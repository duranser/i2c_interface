==> flow/design.v <==
`timescale 1ns / 1ps
module i2c_slave #(
	parameter IDLE      = 3'b000,
			  START     = 3'b001,
			  ADDRESS   = 3'b010,
			  ACK       = 3'b011,
			  REC_DATA  = 3'b100,
			  SEND_DATA = 3'b101,
			  ACK2      = 3'b110,
			  STOP      = 3'b111
)(
	input  rst,
	input  [6:0] addr,          
	input  [7:0] data_rd,  	    
	output reg [7:0] data_wr,   
	output reg done,            
	inout  SDA,
	input  SCL
);
	reg [2:0] state;
	reg SDA_en;
	reg SDA_wr;
	reg [7:0] SDA_rd;
	reg rw;			   
	reg addr_match;    
	reg [2:0] cnt;
	reg stop_tran;	   
	assign SDA = SDA_en ? SDA_wr : 1'bz;
	always @(posedge SCL, posedge rst)
	begin
		if( rst )
		begin
			state      <= IDLE;
			SDA_en     <= 0;
			SDA_wr     <= 0;
			SDA_rd     <= 0;
			rw		   <= 0;
			addr_match <= 0;
			cnt	       <= 0;
			stop_tran  <= 0;
			data_wr    <= 0;
			done       <= 0;
		end
		else
		begin
			case(state)
			IDLE: begin
				SDA_en    <= 0;
			    done      <= 0;		
				if( SDA )
				begin
					state <= START;
				end
			end
			START: begin
				if( ~SDA )
				begin
					state  <= ADDRESS;
					cnt    <= 0;
				end
			end
			ADDRESS: begin
                SDA_rd    <= {SDA_rd[6:0], SDA};     
                cnt       <= cnt + 1;		
				if( &cnt )
				begin
					state  <= ACK;
                    if( SDA_rd[6:0] == addr )
                    begin
                        addr_match <= 1;
                        SDA_en     <= 1;
                        SDA_wr     <= 1'b0;
                    end	
                    else
                    begin
                        addr_match <= 0;
                        SDA_en     <= 0;
                    end
				end
			end
			ACK: begin
				if( ~SDA_rd[0])
				begin
                    SDA_en <= 0;
					state  <= REC_DATA;
					rw     <= 0;
				end
				else
				begin
					state  <= SEND_DATA;
					rw     <= 1;
                    if( addr_match )
			     	begin
					   SDA_en   <= 1;
					   SDA_wr   <= data_rd[7-cnt];
                       cnt      <= 1;		
				    end						
				end
			end
			REC_DATA: begin
				if( addr_match && ~(&cnt) )
				begin
					SDA_en    <= 0;
					SDA_rd    <= {SDA_rd[6:0], SDA};	 
				end
				cnt  <= cnt + 1;		
				if( &cnt )
				begin
					state  <= ACK2;
                    if( addr_match )
                    begin
                        SDA_en <= 1;
						SDA_wr <= 1'b0;
				    end                    				
				end
			end
			SEND_DATA: begin
				done <= 0;				
				if( addr_match )
				begin
					SDA_en   <= 1;
					SDA_wr   <= data_rd[7-cnt];
				end
                cnt <= cnt + 1;		
				if( &cnt )
				begin
					state  <= ACK2;
					cnt    <= 0;		                  
				end
			end
			ACK2: begin
				SDA_en <= 0;
				if( ~rw )
				begin
                    state  <= STOP;
				end
				else
				begin
                    if(SDA)
                    begin
                        state     <= STOP;
                    end
                    else
                    begin
                        state   <= SEND_DATA;
                        done    <= 1;				
                    end		
				end
			end
			STOP: begin
				if( stop_tran )
				begin
					if( SDA )
					begin
						state     <= IDLE;
						done      <= 1;
						stop_tran <= 0;
					end
				end
				else
				begin
					if(~SDA)
						stop_tran <= 1;
				end
			end
			endcase
		end
	end
endmodule
# Tool chain data of i2c_slave
# The steps from the RTL of i2c_slave to its reports follow in flow order.
# Lines are those of the file above, counted from 1.
# Operators carry their Yosys type and port widths (W data, S select, Z words).
# Library cell names are shortened.
# A cell with -- has no value.
# design
top_module	i2c_slave
clk_port	SCL
cell_library	sky130hd
corner	tt_025C_1v80

# Word level
# Counts by Yosys on the flattened word-level netlist (proc, flatten, opt, wreduce; memories kept). Register bits leave out memories and registers merged into their read ports (data or address). Print and check cells are left out.
# bits
input_bits	17
wordCells	95
reg_bits	19
# op_classes
n_eq	22
muxes	40
shifts	1
n_addsub	2
bitwise	1
reduce_and_logical	20
# ops
op	count
$mux W3	10
$ne A2 B2 Y1 const B	13
$pmux W3 S7	1
$mux W1	21
$pmux W7 S2	1
$eq A3 B3 Y1 const B	4
$pmux W3 S4	1
$reduce_or A2 Y1	4
$reduce_and A4 Y1	2
$reduce_bool A4 Y1	2
$shiftx A8 B4 Y1	1
$reduce_bool A8 Y1	1
$eq A7 B7 Y1	1
$reduce_and A7 Y1	1
$mux W7	1
$eq A3 B2 Y1 const B	2
$reduce_and A6 Y1	1
$reduce_and A5 Y1	1
$reduce_bool A5 Y1	1
$pmux W1 S5	1
$reduce_and A2 Y1	2
$sub A3 B3 Y4 const A	1
$pmux W1 S4	1
$mux W2	2
$add A3 B1 Y3 const B	1
$eq A3 B1 Y1 const B	1
$logic_not A3 Y1	1
$reduce_and A3 Y1	1
# Not listed: further kinds 6, cells in them 6.

# Depth
# Yosys ltp: most cells in a row. Word level: on the elaborated netlist, between registers, memories and ports. Mapped: between sequential cells and ports; inverters and the memories' decode and read muxes count.
# depth
word_depth	7
ABC_AREA	0
depth_mapped	6

# Netlist
# Source: synth_stat.txt of the flow (Yosys; design flattened, memories mapped). It holds for the ABC_AREA given above (unset counts as 0); a run with the other value may have another netlist.
# The area totals of this step are shown rounded.
# types
type	count
dfrtp_1	22
mux2_2	9
buf_4	8
o21ai_0	8
xnor2_1	4
inv_1	9
nor2_1	9
dfstp_2	1
xor2_1	3
a21oi_1	5
ha_1	2
mux4_2	1
o22ai_1	3
a21oi_2	2
o21a_1	2
a31oi_1	2
nand4_1	2
mux2_1	1
# Not listed: further types 18, cells in them 20.
# synth_totals
flip_flops	23
cell_count	113
synth_area_um2	1200
buffers	11
seq_area_um2	580

# Worst setup path after synthesis
# Source: OpenSTA report_checks on the synthesized netlist (no wires, ideal clock, input and output delay 20% of the period each), path of least setup slack; recovery checks are left aside. Register names are those of the netlist, which keeps one name where synthesis merged equal registers.
# synth_timing
path_kind	input -> register
from	in addr[4]
to	reg (no name shown)
setup_slack_ns	1.227
t_arrival_ns	1.725
driving_pins	4
t_first_pin_ns	0.616
period_ns	3.08
delay_ns	1.236
path_buffers	0
period_less_setup_slack_ns	1.853
# "delay_ns" = arrival - input delay + setup time.
# "driving_pins": output pins that drive a net of the path, with the launching flip-flop's if there is one; two outputs of one cell count as two.
# "period_less_setup_slack_ns" is the clock period less the worst setup slack; recovery checks do not enter. This is arithmetic on one report: input and output delays are still those of the set period (20% each).
# synth_via
cell_sequence	xor2_1 > or4_4 > a21oi_2 > mux2_1
# synth_lines
element	line	text
start, declared	13	input [6:0] addr,
# Chain of elaborated cells between the ends: none given.

# Path in the finished layout
# Path of least setup slack in the final report of entry B (OpenROAD, finished layout, wires in). Where an end is a register, its clock arrival counts in the times.
# layout_timing
path_kind	register -> register
from	reg cnt[0]
to	reg SDA_rd[3]
path_buffers	0
period_ns	2.68
setup_slack_ns	0.73
driving_pins	6
t_arrival_ns	2.15
t_first_pin_ns	0.30
# The rows between start and end are the longest chain of elaborated cells between them; the timing report does not say that the signal goes this way. Where chains are equally long, one stands for them.
# A line is the first line of the expression or statement that the cell stems from. Yosys adds cells for indexed reads and writes and turns some case tables into memories.
# A register here has more assigning lines than the two given.
# layout_via
cell_sequence	dfrtp_1 > ha_1 > ha_1 > nor3b_1 > a21oi_2 > mux2_2
elab_chain_len	5
cells_between	7
cone_classes	eq/ne (1); mux (2); logic (1); reduce/logical (3)
# layout_lines
element	line	text
start, declared	26	reg [2:0] cnt;
start, assigned	64	cnt <= cnt + 1;
start, assigned	106	cnt <= cnt + 1;
$reduce_and A3 Y1	101	if( addr_match && ~(&cnt) )
$not A1 Y1	101
$logic_and A1 B1 Y1	101
$mux W7	101
$pmux W7 S2	46	case(state)
end, assigned	63	SDA_rd    <= {SDA_rd[6:0], SDA};
end, assigned	104	SDA_rd <= {SDA_rd[6:0], SDA};

# Design i2c_slave on sky130hd. What follows are 2 stored runs of the flow, each under its own settings; their order means nothing. The constraints put input and output delay at 20% of the set period each and load the outputs with 0.01 pF.
# By "timing.achieved_period_ns" is meant the clock period of the run minus its worst setup slack. This is arithmetic on one report: input and output delays are still those of the set period (20% each).
# "critical_path_time_ns": the worst setup path's part of the clock period (all of it between registers, 20% less for each end at a port) less its slack. A launch clock that arrives late makes it longer, a capture clock that arrives late makes it shorter.
# "power.total_w" is the tool's figure for a default switching activity; nothing was simulated.
# Measured values are rounded.
# Settings: n/a = not set for that run.
# Among the results, n/a means that no value is shown for the run.
item,entry A,entry B
period_ns,1.86,2.68
CORE_UTILIZATION,69,43
PLACE_DENSITY_LB_ADDON,0.0,0.07
CELL_PAD_IN_SITES_DETAIL_PLACEMENT,1,n/a
TNS_END_PERCENT,5,n/a
CTS_CLUSTER_SIZE,79,n/a
MIN_ROUTING_LAYER,met2,n/a
CAP_MARGIN,20,20
CORE_MARGIN,2,2
SLEW_MARGIN,20,20
CELL_PAD_IN_SITES_GLOBAL_PLACEMENT,n/a,2
final_util_pct,n/a,52
worstSetupSlack_ns,n/a,0.73
power.total_w,n/a,0.0013
post_synth_area_um2,n/a,1200
finish.stdcell_area_um2,n/a,1400
critical_path_time_ns,n/a,1.95
timing.worst_path_kind,n/a,register -> register
timing.achieved_period_ns,n/a,1.948
final_die_area_um2,n/a,3200
setup_tns_ns,n/a,0.000
worst_hold_slack_ns,n/a,0.29
# Entry A: stopped before the end: placement reported DPL-0033
